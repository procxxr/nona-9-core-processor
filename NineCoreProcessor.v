==> flow/design.v <==
module NineCoreProcessor(
    input clk,
    input reset,
    input [3:0] core_id,
    input [7:0] instruction,
    input [7:0] operand1,
    input [7:0] operand2,
    output reg [7:0] result
);
    reg [7:0] registers [0:7][0:3];  
    reg [7:0] memory [0:255];  
    reg [7:0] stack [0:15];  
    integer sp;  
    always @(posedge clk or posedge reset) begin
        if (reset) begin
            result <= 8'b0;
            sp <= 0;
        end else begin
            case (instruction)
                8'h00: registers[core_id][operand1] <= operand2;  
                8'h01: registers[core_id][operand1] <= registers[core_id][operand1] + registers[core_id][operand2];  
                8'h02: registers[core_id][operand1] <= registers[core_id][operand1] - registers[core_id][operand2];  
                8'h03: registers[core_id][operand1] <= registers[core_id][operand1] * registers[core_id][operand2];  
                8'h04: registers[core_id][operand1] <= (registers[core_id][operand2] != 0) ? (registers[core_id][operand1] / registers[core_id][operand2]) : 8'b1;  
                8'h05: registers[core_id][operand1] <= (registers[core_id][operand2] != 0) ? (registers[core_id][operand1] % registers[core_id][operand2]) : 8'b1;  
                8'h06: registers[core_id][operand1] <= registers[core_id][operand1] & registers[core_id][operand2];  
                8'h07: registers[core_id][operand1] <= registers[core_id][operand1] | registers[core_id][operand2];  
                8'h08: registers[core_id][operand1] <= registers[core_id][operand1] ^ registers[core_id][operand2];  
                8'h09: registers[core_id][operand1] <= ~registers[core_id][operand1];  
                8'h0A: registers[core_id][operand1] <= registers[core_id][operand1] << operand2;  
                8'h0B: registers[core_id][operand1] <= registers[core_id][operand1] >> operand2;  
                8'h0C: begin
                    stack[sp] <= registers[core_id][operand1]; 
                    sp <= sp + 1; 
                end  
                8'h0D: begin 
                    if (sp > 0) begin 
                        sp <= sp - 1; 
                        registers[core_id][operand1] <= stack[sp]; 
                    end 
                end  
                8'h0E: begin
                    result <= operand1;
                end  
                8'h0F: begin
                    if (registers[core_id][0] == 8'b0) 
                        result <= operand1;
                end  
                8'h10: begin
                    if (registers[core_id][0] != 8'b0) 
                        result <= operand1;
                end  
                8'h11: begin
                    registers[core_id][2] <= (registers[core_id][operand1] == registers[core_id][operand2]) ? 8'b1 : 8'b0;
                end  
                8'h12: begin
                    if (sp < 15) begin 
                        sp <= sp + 1; 
                        stack[sp] <= operand1; 
                    end 
                end  
                8'h13: begin
                    if (sp > 0) begin 
                        sp <= sp - 1; 
                        result <= stack[sp]; 
                    end 
                end  
                8'h14: begin
                    result <= 8'b11111111;
                end  
                8'h15: ;  
                8'h16: begin
                    registers[core_id][operand1] <= memory[operand2];
                end  
                8'h17: begin
                    memory[operand2] <= registers[core_id][operand1];
                end  
                default: begin
                    result <= 8'b00000000;
                end  
            endcase
        end
    end
endmodule
Tool chain data of NineCoreProcessor
What the tools print for NineCoreProcessor, step after step.
Lines are those of the file above, counted from 1.
Library cell names are shortened.
A cell with -- has no value.
- top: NineCoreProcessor
- clock: clk
- standard-cell library: sky130hd
- timing corner: tt_025C_1v80

Word-level counts
Counts by Yosys on the flattened word-level netlist (proc, flatten, opt, wreduce). Print and check cells are left out. Cells with the same type and inputs are merged into one.
- noted output and inout port bits: 8
- register bits at 2472
- input port bits at 30
- word-level cells at 2206
- div/mod/pow operators: 2
- bitwise gates (word level): 6
- reduce/logical cells at 322
- $mul: 1
- noted shifts and indexed selects: 2
- muxes and demuxes: 646
- noted add/sub/neg operators: 7
- order comparisons at 2
- eq/ne operators: 912
- operators with widths (cell ; number):
    8-bit 2-to-1 mux ; 588
    8-bit case mux with 15-bit select ; 32
    8-bit case mux with 256-bit select ; 1
    2-bit inequality test with constant B ; 517
    8-bit == test with constant B ; 128
    3-bit AND reduction ; 257
    18-bit AND reduction ; 32
    8-bit by 7-bit == test with 1-bit output with constant B ; 64
    8-bit case mux with 32-bit select ; 2
    8-bit by 6-bit == test with 1-bit output with constant B ; 32
    8-bit case mux with 2-bit select ; 16
    5-bit == test with constant B ; 48
    8-bit by 5-bit == test with 1-bit output with constant B ; 24
    8-bit by 4-bit == test with 1-bit output with constant B ; 16
    8-bit case mux with 16-bit select ; 1
    5-bit by 4-bit == test with 1-bit output with constant B ; 24
    32-bit case mux with 3-bit select ; 1
    5-bit AND reduction ; 16
    8-bit by 3-bit == test with 1-bit output with constant B ; 8
    8-bit by 8-bit divider with 8-bit output ; 1
    8-bit by 8-bit modulo with 8-bit output ; 1
    8-bit by 8-bit multiplier with 8-bit output ; 1
    8-bit case mux with 8-bit select ; 1
    32-bit 2-to-1 mux ; 2
    5-bit by 3-bit == test with 1-bit output with constant B ; 12
    8-bit case mux with 6-bit select ; 1
    32-bit by 1-bit greater-than comparator with 1-bit output with constant B ; 1
    32-bit by 2-bit adder with 32-bit output with constant B ; 1
Other operator kinds: 37; their cells: 72.

Logic depth
Depth = most cells in a row (Yosys ltp): at word level without a register or memory, in the mapped netlist without a sequential cell, where the memories' decode and read muxes count.
- depth in word-level cells: 8
- ABC_AREA: 0
- gate-level depth with buffers: 82
- mapped depth without buffers at 75

Mapped cells and area
Source: synth_stat.txt of the flow (Yosys; design flattened, memories mapped). It holds for the ABC_AREA given above (unset counts as 0); a run with the other value may have another netlist.
Totals and module areas in this step are rounded.
- cells by type (type ; number ; area in all (um2)):
    edfxtp_1 ; 2432 ; 7.3E+04
    a22oi_1 ; 665 ; 4.99E+03
    nor2_1 ; 636 ; 2387.29
    ha_1 ; 108 ; 1.35E+03
    a32oi_1 ; 145 ; 1.27E+03
    nand2_1 ; 318 ; 1.19E+03
    clkbuf_1 ; 273 ; 1.02E+03
    dfrtp_1 ; 40 ; 1000.96
    nand3_1 ; 193 ; 965.926
    a21oi_1 ; 190 ; 950.912
    a221oi_1 ; 97 ; 849.565
    nand4_1 ; 124 ; 775.744
    a22o_1 ; 88 ; 770.739
    o21ai_0 ; 145 ; 725.696
    o22ai_1 ; 115 ; 719.44
    nor3_1 ; 137 ; 685.658
    mux2i_1 ; 57 ; 570.547
    mux2_2 ; 48 ; 540.518
Other cell types: 86; their cells: 1212.
- sequential area: 74000 um2
- noted mapped cells: 7023
- noted synthesis area: 103000 um2
- flip-flops at 2472

Worst setup path after synthesis
OpenSTA on the mapped netlist: ideal clock, no wires. The path of least setup slack (recovery checks aside). Input and output delay are each 20% of the period. Register names are those of the netlist, which keeps one name where synthesis merged equal registers.
- kind: in2reg
- from: input port core_id[0]
- to: register registers
- path buffers at 7
- library setup time at 0.398 ns
- noted delay of the path: 18.220 ns
- slack at -0.219 ns
- clock period at 22.5 ns
- stages on the path at 44
- data required time: 22.102 ns
- data arrival time: 22.322 ns
- input delay at 4.500 ns
- period reached after synthesis at 22.719 ns
"delay of the path" is the arrival time less input delay plus setup time.
"stages on the path": output pins that drive a net of the path, with the launching flip-flop's if there is one; two outputs of one cell count as two.
"period reached after synthesis" is the clock period less the worst setup slack; recovery checks do not enter. This is arithmetic on one report: input and output delays are still those of the set period (20% each).
Where an end lacks its bit number, it is one bit of the signal, or one of the new flip-flops if synthesis recoded a state register.
The rows between start and end are the longest chain of elaborated cells between them; the timing report does not say that the signal goes this way. Where chains are equally long, one stands for them.
A line is the first line of the expression or statement that the cell stems from. Yosys adds cells for indexed reads and writes and turns some case tables into memories.
A register here has more assigning lines than the two given.
The path ends at the data pin of a flip-flop with enable; ways to the enable are not counted.
- cell sequence: ha_1 inv_1 fa_1 clkbuf_1 buf_2 buf_2 buf_2 buf_2 nor3b_1 o21ai_0 o2111ai_1 o31ai_1 a31oi_1 ha_1 nand2b_1 a21oi_1 nor2b_1 o21a_1 [... 8 more ...] o21bai_1 a21oi_1 o21bai_1 nand2_1 clkbuf_1 o21ai_0 ha_1 a21o_1 a21o_1 a21o_1 a21oi_1 o21ai_0 a21o_1 a21oi_1 clkbuf_1 nor2_1 or3_1 a31oi_1
- noted length of the longest elaborated chain: 8
- elaborated cells on any way between the ends: 121
- classes of those cells: add/sub (5); mul (1); div (2); eq/ne (62); shift (2); mux (40); logic (4); reduce/logical (5)
- ends and longest elaborated chain, after synthesis (item ; line ; RTL):
    from (decl) ; 4 ; input [3:0] core_id,
    5-bit adder ; 25 ; 8'h05: registers[core_id][operand1] <= (registers[core_id][operand2] != 0) ? (registers[core_id][operand1] % r ...
    5-bit == test ; 25 ;
    8-bit case mux with 32-bit select ; 25 ;
    8-bit 2-to-1 mux ; 19 ; case (instruction)
    8-bit by 8-bit modulo with 8-bit output ; 25 ;
    8-bit 2-to-1 mux x2 ; 25 ;
    8-bit case mux with 15-bit select ; 19 ;
    to (assign) ; 20 ; 8'h00: registers[core_id][operand1] <= operand2;
    to (assign) ; 21 ; 8'h01: registers[core_id][operand1] <= registers[core_id][operand1] + registers[core_id][operand2];
    to (decl) ; 10 ; reg [7:0] registers [0:7][0:3];

Worst path after layout
From the final timing report of run 1: the path of least setup slack in the routed layout; clock arrival at registers is part of the times.
- kind: in2reg
- from: input port core_id[0]
- to: register registers
- clock period at 26.1 ns
- stages on the path at 73
- path buffers at 6
- data required time: 26.82 ns
- input delay at 5.22 ns
- library setup time at 0.23 ns
- slack at 3.22 ns
- data arrival time: 23.60 ns
Where an end lacks its bit number, it is one bit of the signal, or one of the new flip-flops if synthesis recoded a state register.
The rows between start and end are the longest chain of elaborated cells between them; the timing report does not say that the signal goes this way. Where chains are equally long, one stands for them.
A register here has more assigning lines than the two given.
The path ends at the data pin of a flip-flop with enable; ways to the enable are not counted.
- cell sequence: clkdlybuf4s50_1 ha_2 inv_1 fa_2 buf_4 and2_0 nand2_1 o221ai_1 nor4_1 o221ai_4 nand2b_1 nor2_1 nand2_1 nor2_1 a21oi_1 ha_1 nor4b_1 nor2_1 [... 37 more ...] o21bai_1 a21oi_1 o21bai_1 and2_1 o21ai_0 fa_1 a21o_1 a21o_1 a21o_1 a21oi_1 o21ai_0 a21o_1 a21oi_1 buf_4 buf_4 o211ai_1 a31oi_2 buf_4
- noted length of the longest elaborated chain: 8
- elaborated cells on any way between the ends: 121
- classes of those cells: add/sub (5); mul (1); div (2); eq/ne (62); shift (2); mux (40); logic (4); reduce/logical (5)
- ends and longest elaborated chain, after layout (item ; line ; RTL):
    from (decl) ; 4 ; input [3:0] core_id,
    5-bit adder ; 25 ; 8'h05: registers[core_id][operand1] <= (registers[core_id][operand2] != 0) ? (registers[core_id][operand1] % r ...
    5-bit == test ; 25 ;
    8-bit case mux with 32-bit select ; 25 ;
    8-bit 2-to-1 mux ; 19 ; case (instruction)
    8-bit by 8-bit modulo with 8-bit output ; 25 ;
    8-bit 2-to-1 mux x2 ; 25 ;
    8-bit case mux with 15-bit select ; 19 ;
    to (assign) ; 20 ; 8'h00: registers[core_id][operand1] <= operand2;
    to (assign) ; 21 ; 8'h01: registers[core_id][operand1] <= registers[core_id][operand1] + registers[core_id][operand2];
    to (decl) ; 10 ; reg [7:0] registers [0:7][0:3];

--- measured runs ---
Record of 2 stored runs of the RTL-to-layout flow on NineCoreProcessor, platform sky130hd. The runs are unordered. Constraints: input delay and output delay 20% of the set period each, output load 0.01 pF.
Results are given in rounded form.

Run 1
Settings were period_ns = 26.1; SETUP_SLACK_MARGIN = -2.0; CAP_MARGIN = 20; CORE_MARGIN = 2; CORE_UTILIZATION = 40; SLEW_MARGIN = 20
- lowest setup slack at 3.22 ns
- utilization after routing at 47.9 %
- total negative slack: 0.000 ns
- worst hold slack in the final report at 0.522 ns
- noted the synthesized cell area: 103,000 um2
- overall die area: 262,000 um2

Run 2
Settings were period_ns = 28.7; CORE_UTILIZATION = 29; PLACE_DENSITY_LB_ADDON = 0.24; GPL_TIMING_DRIVEN = 1; GPL_ROUTABILITY_DRIVEN = 0; MIN_ROUTING_LAYER = met2; CAP_MARGIN = 20; CORE_MARGIN = 2; SLEW_MARGIN = 20
- incomplete, routing halted on GRT-0116
--- end ---
